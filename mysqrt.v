==> flow/design.v <==
module SQRT(
	RST,
	CLK,
	IN_VALID,
	IN,
	OUT_VALID,
	OUT
);
input CLK;
input RST;
input [15:0] IN;
input IN_VALID;
output [11:0] OUT;
output OUT_VALID;
reg ovalid ;
reg [11:0] ans ;
reg [25:0] result ;
reg [25:0] indata ;  
reg [25:0] lhd ;
reg [25:0] mid ; 
reg [25:0] rhd ;  
reg [2:0] state ; 
reg [3:0] cnt ; 
assign OUT_VALID = ovalid  ;  
assign OUT = ans ;  
always@( posedge CLK or posedge RST )
begin
    if( RST == 1 )
    begin
        ovalid <= 0 ;
    end
    else 
    begin
    case(state)
    3'd0:
    begin
        ovalid <= 0 ;
    end
    3'd2:
    begin
        ovalid <= 1 ; 
    end
    endcase
    end
end
always@( posedge CLK or posedge RST )
begin
    if( RST == 1 )
    begin
        ans <= 0 ;
    end
    else 
    begin
    case(state)
    3'd2:
    begin
        ans <= result[12:1] + result[0] ; 
    end
    endcase
    end
end
always@( posedge CLK or posedge RST )
begin
    if( RST == 1 )
    begin
        state <= 0 ;  
    end
    else 
    begin
    case(state)
    3'd0:
    begin
        if( IN_VALID == 1 )
	    begin
		    state <= 1 ;  
	    end
        else
        begin
            state <= 0 ; 
        end
    end
    3'd1:
    begin
        if( cnt == 0 )
        begin
            state <= 2 ;
        end
        else
        begin
            state <= 1 ;
        end
    end
    3'd2:
    begin
        state <= 0 ;
    end
    endcase
    end
end
always@( posedge CLK )
begin
    if( state == 0 )
    begin
        if( IN_VALID == 1 )
        begin
            indata <= IN << 10 ; 
        end
    end
end
always@( posedge CLK )
begin
    if( state == 1 )
    begin
        if( cnt == 0 )
        begin
            if( lhd >= mid )
            begin 
                result <= rhd | 1 ;
            end
            else
            begin
                result <= rhd ; 
            end
        end
    end
end
always@( posedge CLK or posedge RST )
begin
    if( RST == 1 )
    begin
        cnt <= 12 ;
    end
    else 
    begin
    case(state)
    3'd0:
    begin
        cnt <= 12 ; 
    end
    3'd1:
    begin
        cnt <= cnt - 1 ; 
    end
    endcase
    end
end
always@( posedge CLK or posedge RST )
begin
    if( RST == 1 )
    begin
        lhd <= 0 ;
    end
    else 
    begin
    case(state)
    3'd0:
    begin
        if( IN_VALID == 1 )
	    begin
		    lhd <= IN << 10 ; 
	    end
    end
    3'd1:
    begin
	if( lhd >= mid )
        begin 
            lhd <= lhd - mid ;
        end
    end
    endcase
    end
end
always@( posedge CLK or posedge RST )
begin
	if( RST == 1 )
	begin	 
        mid <= 16777216 ;  
	end
	else
	begin
	case(state)
	3'd0:		
	begin
	    if( IN_VALID == 1 )
	    begin
            mid <= 16777216 ; 
	    end
	end
    3'd1:
    begin
        if( cnt != 0 )
        begin
            if( lhd >= mid )
            begin 
                mid <= ( ( rhd | ( 1 << cnt ) ) << cnt ) | ( 1 << ( cnt + cnt - 2 ) ); 
            end
            else
            begin
                mid <= ( rhd  << cnt ) | ( 1 << ( cnt + cnt - 2 ) ) ; 
            end
        end
    end
	endcase
	end
end
always@( posedge CLK or posedge RST )
begin
	if( RST == 1 )
	begin	
        rhd <= 0 ; 
	end
	else
	begin
	case(state)
	3'd0:		
	begin
	    if( IN_VALID == 1 )
	    begin
            rhd <= 0 ; 
	    end
	end
    3'd1:
    begin
        if( cnt != 0 )
        begin
           if( lhd >= mid )
            begin 
                rhd <= rhd | ( 1 << cnt ) ;
            end
        end
    end
	endcase
	end
end
endmodule
======== Tool chain data of SQRT ========
Tool output for the design above, in the order of the flow.
Line numbers count from 1 in the design file above.
Operators carry their Yosys type and port widths (W data, S select, Z words).
Library cell names are shortened.
Not given: n/a
design
  design top .............................. SQRT
  clock input ............................. CLK
  library ................................. sky130hd
  timing corner ........................... tt_025C_1v80

======== Elaborated design ========
Counts by Yosys on the flattened word-level netlist (proc, flatten, opt, wreduce; memories kept). Register bits leave out memories and registers merged into their read ports (data or address). Print and check cells are left out. Cells with the same type and inputs are merged into one.
storage and ports
  input port bits ......................... 19
  word-level cells ........................ 53
  latch bits .............................. 0
  memories kept ........................... 0
  RAM bits ................................ 0
  bits in read-only memories .............. 0
  word width x clocked read ports ......... 0
  flip-flop bits (word level) ............. 111
  output and inout bits ................... 13
cells by class
  add/subtract/negate cells ............... 5
  equal/unequal tests ..................... 5
  multipliers ............................. 0
  shift operators ......................... 4
  div/mod/pow operators ................... 0
  magnitude comparators ................... 1
  bitwise logic cells ..................... 3
  muxes and demuxes ....................... 16
  reduce/logical cells .................... 10
operators by type and width
  kind                     number
  $mux W26                 8
  $pmux W26 S2             3
  $or A26 B26 Y26          2
  $shl A1 B32 Y26 const A  1
  $shl A1 B4 Y32 const A   1
  $or A26 B32 Y32          1
  $shl A32 B4 Y26          1
  $sub A26 B26 Y26         1
  $ge A26 B26 Y1           1
  $shl A26 B4 Y26          1
  $add A12 B1 Y12          1
  $pmux W3 S3              1
  $pmux W4 S2              1
  $ne A2 B2 Y1 const B     3
  $reduce_and A3 Y1        2
  $sub A5 B2 Y6 const B    1
  $add A4 B4 Y5            1
  $reduce_bool A2 Y1       2
  $sub A4 B1 Y4 const B    1
  $logic_not A4 Y1         1
  $reduce_and A4 Y1        1
  $reduce_bool A4 Y1       1
  $eq A3 B1 Y1 const B     1
  $eq A3 B2 Y1 const B     1
  $logic_not A3 Y1         1
  $reduce_bool A3 Y1       1
  $reduce_and A2 Y1        1
  $pmux W1 S2              1
Not listed: further kinds 2, cells in them 2.

======== Logic depth ========
Yosys ltp: most cells in a row. Word level: on the elaborated netlist, between registers, memories and ports. Mapped: between sequential cells and ports; inverters and the memories' decode and read muxes count.
logic depth
  depth in word-level cells ............... 7
  ABC_AREA ................................ 0
  gate-level depth with buffers ........... 18

======== Netlist ========
The flow's flattened synthesis, as Yosys stat reports it; memories are mapped. The netlist is that of the ABC_AREA named above (0 if unset); the other value can give another one.
The area totals of this step are shown rounded.
cells by type
  type      number
  dfrtp_1   84
  ha_1      34
  edfxtp_1  13
  nand2_1   78
  mux4_2    11
  nor2_1    62
  mux2i_1   20
  a21oi_1   39
  o21ai_0   37
  a31oi_1   28
  xnor2_1   19
  inv_1     41
  nand3_1   28
  xor2_1    15
  clkbuf_1  34
  mux2_2    11
  dfstp_2   4
  a21o_1    12
Not listed: further types 50, cells in them 160.
mapped netlist
  chip area (Yosys) ....................... 6690 um^2
  area of sequential cells ................ 2600 um^2
  flip-flop cells ......................... 101
  cells in the netlist .................... 730
  buffer cells ............................ 42

======== Timing after synthesis ========
Source: OpenSTA report_checks on the synthesized netlist (no wires, ideal clock, input and output delay 20% of the period each), path of least setup slack; recovery checks are left aside. Register names are those of the netlist, which keeps one name where synthesis merged equal registers.
timing path post-synthesis
  path kind ............................... register to register
  from .................................... register lhd[0]
  to ...................................... register mid[18]
  time at the first pin ................... 0 ps
  data arrival time ....................... 3205 ps
  setup time .............................. 126 ps
  slack ................................... -211 ps
  period .................................. 3120 ps
  driving pins on the path ................ 16
  path delay .............................. 3331 ps
  buffers on the path ..................... 1
  synthesis period reached ................ 3331 ps
"path delay" = arrival - input delay + setup time.
"driving pins on the path": output pins that drive a net of the path, with the launching flip-flop's if there is one; two outputs of one cell count as two.
"synthesis period reached" is the clock period less the worst setup slack; recovery checks do not enter. This is arithmetic on one report: input and output delays are still those of the set period (20% each).
Between the ends stands the longest chain of elaborated cells between them, by number of cells; it is not shown to be the way that was timed. Of several equally long chains one is given.
A line is the first line of the expression or statement that the cell stems from. Yosys adds cells for indexed reads and writes and turns some case tables into memories.
A register here has more assigning lines than the two given.
between the ends, post-synthesis
  path through ............................ dfrtp_1 inv_1 ha_1 inv_1 fa_1 a21oi_1 nor2_1 nor4_4 nor3_1 nor3_2 nand2_1 buf_6 a31o_1 mux2_2 mux4_2 a221o_1
  length of the longest elaborated chain .. 4
  elaborated cells on any way between the ends .. 4
RTL lines, path post-synthesis
  element         RTL line  text
  from (decl)     19        reg [25:0] lhd ;
  from (assign)   160       lhd <= IN << 10 ;
  from (assign)   167       lhd <= lhd - mid ;
  $ge A26 B26 Y1  193       if( lhd >= mid )
  $mux W26        193
  $mux W26        191       if( cnt != 0 )
  $pmux W26 S2    181       case(state)
  to (assign)     195       mid <= ( ( rhd | ( 1 << cnt ) ) << cnt ) | ( 1 << ( cnt + cnt - 2 ) );
  to (assign)     199       mid <= ( rhd  << cnt ) | ( 1 << ( cnt + cnt - 2 ) ) ;
  to (decl)       20        reg [25:0] mid ;

======== Path in the finished layout ========
Path of least setup slack in the final report of run 1 (OpenROAD, finished layout, wires in). Where an end is a register, its clock arrival counts in the times.
The path's times are printed in steps of 10 ps; the period is the one set.
timing path after layout
  path kind ............................... register to register
  from .................................... register mid[8]
  to ...................................... register mid[10]
  time at the first pin ................... 360 ps
  period .................................. 3210 ps
  buffers on the path ..................... 1
  driving pins on the path ................ 14
  setup time .............................. 110 ps
  data arrival time ....................... 3720 ps
  slack ................................... -270 ps
Between the ends stands the longest chain of elaborated cells between them, by number of cells; it is not shown to be the way that was timed. Of several equally long chains one is given.
A register here has more assigning lines than the two given.
between the ends, after layout
  path through ............................ dfrtp_1 inv_2 ha_4 a21o_1 or3_4 nor4_4 nor3_2 nor3_2 nand2_1 buf_6 a31o_1 mux2_4 mux4_2 a221o_1
  length of the longest elaborated chain .. 4
  elaborated cells on any way between the ends .. 4
RTL lines, path after layout
  element         RTL line  text
  from (decl)     20        reg [25:0] mid ;
  from (assign)   195       mid <= ( ( rhd | ( 1 << cnt ) ) << cnt ) | ( 1 << ( cnt + cnt - 2 ) );
  from (assign)   199       mid <= ( rhd  << cnt ) | ( 1 << ( cnt + cnt - 2 ) ) ;
  $ge A26 B26 Y1  193       if( lhd >= mid )
  $mux W26        193
  $mux W26        191       if( cnt != 0 )
  $pmux W26 S2    181       case(state)
  to (assign)     195
  to (assign)     199
  to (decl)       20

==> results <==
Design SQRT on sky130hd. What follows are 2 stored runs of the flow, each under its own settings; their order means nothing. The constraints put input and output delay at 20% of the set period each and load the outputs with 0.01 pF.
"clock period achieved": clock period set for the run, less the worst setup slack. It is reckoned from that one timing run; input and output delays stay at 20% of the period that was set.
"critical path time": the worst setup path's part of the clock period (all of it between registers, 20% less for each end at a port) less its slack. A launch clock that arrives late makes it longer, a capture clock that arrives late makes it shorter.
"critical path time" is given in steps of 10 ps.
Measured values are rounded.

---- run 1 ----
settings
  period_ns = 3.21
  CORE_UTILIZATION = 57
  SETUP_SLACK_MARGIN = 0.09
  PLACE_DENSITY_LB_ADDON = 0.03
  GPL_TIMING_DRIVEN = 1
  SLEW_MARGIN = 40
  MAX_ROUTING_LAYER = met4
  CAP_MARGIN = 20
  CORE_MARGIN = 2
results
  cell area after synthesis ............... 6690 um^2
  clock period achieved ................... 3485 ps
  die outline area ........................ 12600 um^2
  final design utilization ................ 75.3 %
  sum of negative setup slack ............. -3130 ps
  critical path time ...................... 3480 ps
  type of the worst setup path ............ register to register
  worst hold slack in the final report .... 483 ps
  standard-cell area of the final layout .. 8600 um^2
  worst slack on setup checks ............. -275 ps

---- run 2 ----
settings
  period_ns = 6.19
  CORE_UTILIZATION = 27
  SETUP_SLACK_MARGIN = 1.59
  PLACE_DENSITY_LB_ADDON = 0.28
  CORE_ASPECT_RATIO = 0.92
  CELL_PAD_IN_SITES_DETAIL_PLACEMENT = 0
  ABC_AREA = 1
  GPL_TIMING_DRIVEN = 0
  CTS_CLUSTER_SIZE = 84
  CTS_CLUSTER_DIAMETER = 376
  CAP_MARGIN = 40
  CORE_MARGIN = 2
  SLEW_MARGIN = 20
results
  worst slack on setup checks ............. 3100 ps
  worst hold slack in the final report .... 453 ps
  clock period achieved ................... 3087 ps
  cell area after synthesis ............... 7080 um^2
  die outline area ........................ 27500 um^2
  final design utilization ................ 31.8 %
  sum of negative setup slack ............. 0 ps
  critical path time ...................... 3090 ps
  type of the worst setup path ............ register to register
  standard-cell area of the final layout .. 8160 um^2
